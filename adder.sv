==> flow/design.v <==
module adder(
  input [4:0] input1,
  input [4:0] input2,
  input [4:0] input3,
  input [5:0] input4,
  input [4:0] input5,
  input [4:0] input6,
  input Clk,
  output [7:0] out,
  input enable);
    always @ (posedge Clk) begin
        if (enable) begin
          out <= input1 + input2 + input3 + input4 + input5 + input6;
        end
        else begin
            out <= 0;
        end
    end
endmodule
### From RTL to reports: adder

What the tools print for adder, step after step.
Lines are those of the file above, counted from 1.
Library cell names are shortened.
A cell with -- has no value.

| design | value |
|---|---|
| design top | adder |
| clock port | Clk |
| cell library | sky130hd |
| corner | tt_025C_1v80 |

### Word-level counts

Yosys after proc, flatten, opt, wreduce and memory -nomap, before mapping. Enables and synchronous resets that opt folds into registers are not counted as muxes. Memory bits, and registers merged into a memory's read port (data or address), are not among the register bits. Print and check cells are not counted. Equal cells are merged and count once.

| cells by class | value |
|---|---|
| $add $sub $neg | 5 |

Operators with widths:

| kind | count |
|---|---|
| 8-bit by 5-bit adder with 8-bit output | 2 |
| 7-bit by 6-bit adder with 8-bit output | 1 |
| 6-bit by 5-bit adder with 7-bit output | 1 |
| 5-bit by 5-bit adder with 6-bit output | 1 |

| bit counts | value |
|---|---|
| flip-flop bits (word level) | 8 |
| input port bits | 33 |
| output and inout bits | 8 |
| cells after elaboration | 6 |

### Depth

Yosys ltp: most cells in a row. Word level: on the elaborated netlist, between registers, memories and ports. Mapped: between sequential cells and ports; inverters and the memories' decode and read muxes count.

| logic depth | value |
|---|---|
| depth after elaboration | 5 |
| ABC_AREA | 0 |
| mapped depth | 12 |
| gate-level depth less buffers | 12 |

### Mapped cells and area

Yosys stat after the flow's synthesis: flattened, memories mapped to cells. It holds for the ABC_AREA given above (unset counts as 0); a run with the other value may have another netlist.
The area totals of this step are shown rounded.

Cell types:

| cell | count | total area (um^2) |
|---|---|---|
| fa_1 | 20 | 400.384 |
| dfxtp_1 | 8 | 160.154 |
| inv_1 | 39 | 146.39 |
| ha_1 | 7 | 87.584 |
| and2_1 | 5 | 31.28 |
| a211oi_2 | 1 | 12.512 |
| nor2_1 | 3 | 11.261 |
| mux2i_1 | 1 | 10.01 |
| o211a_1 | 1 | 10.01 |
| o21ai_0 | 2 | 10.01 |
| o21ba_1 | 1 | 10.01 |
| a21o_2 | 1 | 8.758 |
| xor2_1 | 1 | 8.758 |
| nand2b_1 | 1 | 6.256 |
| a21oi_1 | 1 | 5.005 |
| o21ai_1 | 1 | 5.005 |
| nand2_1 | 1 | 3.754 |

| mapped netlist | value |
|---|---|
| mapped cells | 94 |
| mapped area | 927 um^2 |
| sequential area | 160 um^2 |
| mapped flip-flops | 8 |
| buffer cells | 0 |

### Path before layout

Path of least setup slack by OpenSTA after synthesis, without wires, with an ideal clock, recovery checks aside; 20% of the period is set as input and as output delay. Where synthesis merged equal registers, the netlist keeps one of their names.

| path after synthesis | value |
|---|---|
| path type | input port to flip-flop |
| start | input input1[2] |
| end | register out[6] |
| period | 4.89 ns |
| input delay | 0.978 ns |
| setup time | 0.072 ns |
| launch time at the first pin | 0.978 ns |
| arrival | 3.848 ns |
| required time | 4.818 ns |
| slack | 0.971 ns |
| delay of the path | 2.942 ns |
| driving pins on the path | 12 |
| buffers on the path | 0 |
| synthesis period reached | 3.919 ns |

"delay of the path" is the arrival time less input delay plus setup time.
"driving pins on the path" counts driving pins, that of a launching flip-flop among them; a cell with two outputs on the path counts twice.
"synthesis period reached" is the clock period less the worst setup slack; recovery checks do not enter. This is arithmetic on one report: input and output delays are still those of the set period (20% each).
The rows between start and end are the longest chain of elaborated cells between them; the timing report does not say that the signal goes this way. Where chains are equally long, one stands for them.
Each line given opens the expression or statement behind the cell; cells for indexed reads and writes are added by Yosys, which also makes memories of some case tables.

| on the way, after synthesis | value |
|---|---|
| cell sequence | inv_1 -> fa_1 -> inv_1 -> fa_1 -> inv_1 -> fa_1 -> inv_1 -> ha_1 -> fa_1 -> a21o_2 -> a21oi_1 -> mux2i_1 |
| length of the longest elaborated chain | 5 |
| elaborated cells between the ends (all ways) | 5 |
| RTL lines with such cells | 1 |
| classes of those cells | add/sub (5) |

Ends and longest elaborated chain, after synthesis:

| element | RTL line | text |
|---|---|---|
| start, declared | 2 | `input [4:0] input1,` |
| 5-bit by 5-bit adder with 6-bit output | 13 | `out <= input1 + input2 + input3 + input4 + input5 + input6;` |
| 6-bit by 5-bit adder with 7-bit output | 13 |  |
| 7-bit by 6-bit adder with 8-bit output | 13 |  |
| 8-bit by 5-bit adder with 8-bit output x2 | 13 |  |
| end, assigned | 13 |  |
| end, assigned | 16 | `out <= 0;` |
| end, declared | 9 | `output [7:0] out,` |

### Worst path after layout

From the final timing report of run 1: the path of least setup slack in the routed layout; clock arrival at registers is part of the times.

| path after layout | value |
|---|---|
| path type | input port to flip-flop |
| start | input input3[2] |
| end | register out[6] |
| period | 4.22 ns |
| input delay | 0.84 ns |
| setup time | 0.07 ns |
| launch time at the first pin | 0.84 ns |
| arrival | 3.71 ns |
| required time | 4.37 ns |
| slack | 0.66 ns |
| driving pins on the path | 13 |
| buffers on the path | 1 |

The rows between start and end are the longest chain of elaborated cells between them; the timing report does not say that the signal goes this way. Where chains are equally long, one stands for them.

| on the way, after layout | value |
|---|---|
| cell sequence | buf_6 -> inv_2 -> fa_1 -> inv_2 -> fa_1 -> inv_2 -> fa_1 -> inv_2 -> ha_4 -> fa_2 -> a21o_2 -> a21oi_2 -> mux2i_1 |
| length of the longest elaborated chain | 4 |
| elaborated cells between the ends (all ways) | 4 |
| RTL lines with such cells | 1 |
| classes of those cells | add/sub (4) |

Ends and longest elaborated chain, after layout:

| element | RTL line | text |
|---|---|---|
| start, declared | 4 | `input [4:0] input3,` |
| 6-bit by 5-bit adder with 7-bit output | 13 | `out <= input1 + input2 + input3 + input4 + input5 + input6;` |
| 7-bit by 6-bit adder with 8-bit output | 13 |  |
| 8-bit by 5-bit adder with 8-bit output x2 | 13 |  |
| end, assigned | 13 |  |
| end, assigned | 16 | `out <= 0;` |
| end, declared | 9 | `output [7:0] out,` |

Subject: adder on sky130hd, stored results

Hello all,

Record of 2 stored runs of the RTL-to-layout flow on adder, platform sky130hd. The runs are unordered. Constraints: input delay and output delay 20% of the set period each, output load 0.01 pF.
"achieved clock period" is the run's clock period less its worst setup slack. It is reckoned from that one timing run; input and output delays stay at 20% of the period that was set.
"allowed time less slack (worst setup path)" is the time allowed to the run's worst setup path (the clock period less input and output delay, where it has them) less its slack. Clock arrival times count: a late capture clock shortens it, a late launch clock lengthens it.
"total power after layout": no workload was simulated; the value follows from the tool's default switching activity.
Results are given in rounded form.

## Run 1

==> flow/run.sh <==
#!/bin/bash
# the make line also repeats the synthesis and layout settings of config.mk as NAME=value (left out here)
make -C /OpenROAD-flow-scripts/flow DESIGN_CONFIG=/design/flow/config.mk WORK_HOME=/design/flow/orfs CLKGATE_MAP_FILE= finish
==> flow/config.mk <==
export PLATFORM = sky130hd
export DESIGN_NAME = adder
export DESIGN_NICKNAME = adder
export VERILOG_FILES = /design/flow/design.v
export SDC_FILE = /design/flow/constraint.sdc
export NUM_CORES = 4
export LEC_CHECK = 0
export ABC_AREA = 0
export CAP_MARGIN = 20
export CORE_MARGIN = 2
export CORE_UTILIZATION = 22
export CTS_CLUSTER_DIAMETER = 307
export CTS_CLUSTER_SIZE = 21
export MAX_ROUTING_LAYER = met4
export MIN_ROUTING_LAYER = met2
export PLACE_DENSITY = 0.45
export SETUP_SLACK_MARGIN = 0.78
export SLEW_MARGIN = 20
==> flow/constraint.sdc <==
create_clock -name core_clock -period 4.22 [get_ports {Clk}]
set_input_delay 0.8440 -clock core_clock [delete_from_list [all_inputs] [get_ports {Clk}]]
set_output_delay 0.8440 -clock core_clock [all_outputs]
set_load 0.01 [all_outputs]

| result of run 1 | value |
|---|---|
| total die area | 4750 um^2 |
| final setup TNS | 0.000 ns |
| setup slack of the critical path | 0.655 ns |
| achieved clock period | 3.565 ns |
| utilization of the finished layout | 37.3% |
| allowed time less slack (worst setup path) | 2.72 ns |
| critical path kind | input port to flip-flop |
| worst hold slack | 1.41 ns |
| synthesized cell area | 927 um^2 |
| standard-cell area after layout | 1500 um^2 |
| total power after layout | 715 uW |

## Run 2

==> flow/run.sh <==
#!/bin/bash
# the make line also repeats the synthesis and layout settings of config.mk as NAME=value (left out here)
make -C /OpenROAD-flow-scripts/flow DESIGN_CONFIG=/design/flow/config.mk WORK_HOME=/design/flow/orfs CLKGATE_MAP_FILE= finish
==> flow/config.mk <==
export PLATFORM = sky130hd
export DESIGN_NAME = adder
export DESIGN_NICKNAME = adder
export VERILOG_FILES = /design/flow/design.v
export SDC_FILE = /design/flow/constraint.sdc
export NUM_CORES = 4
export LEC_CHECK = 0
export ABC_AREA = 1
export CAP_MARGIN = 20
export CELL_PAD_IN_SITES_GLOBAL_PLACEMENT = 2
export CORE_MARGIN = 2
export CORE_UTILIZATION = 53
export CTS_CLUSTER_SIZE = 56
export GPL_ROUTABILITY_DRIVEN = 1
export MAX_ROUTING_LAYER = met5
export SETUP_SLACK_MARGIN = 0.37
export SLEW_MARGIN = 20
==> flow/constraint.sdc <==
create_clock -name core_clock -period 2.6 [get_ports {Clk}]
set_input_delay 0.5200 -clock core_clock [delete_from_list [all_inputs] [get_ports {Clk}]]
set_output_delay 0.5200 -clock core_clock [all_outputs]
set_load 0.01 [all_outputs]

Run 2: unfinished; error GPL-0301 in placement

Thanks
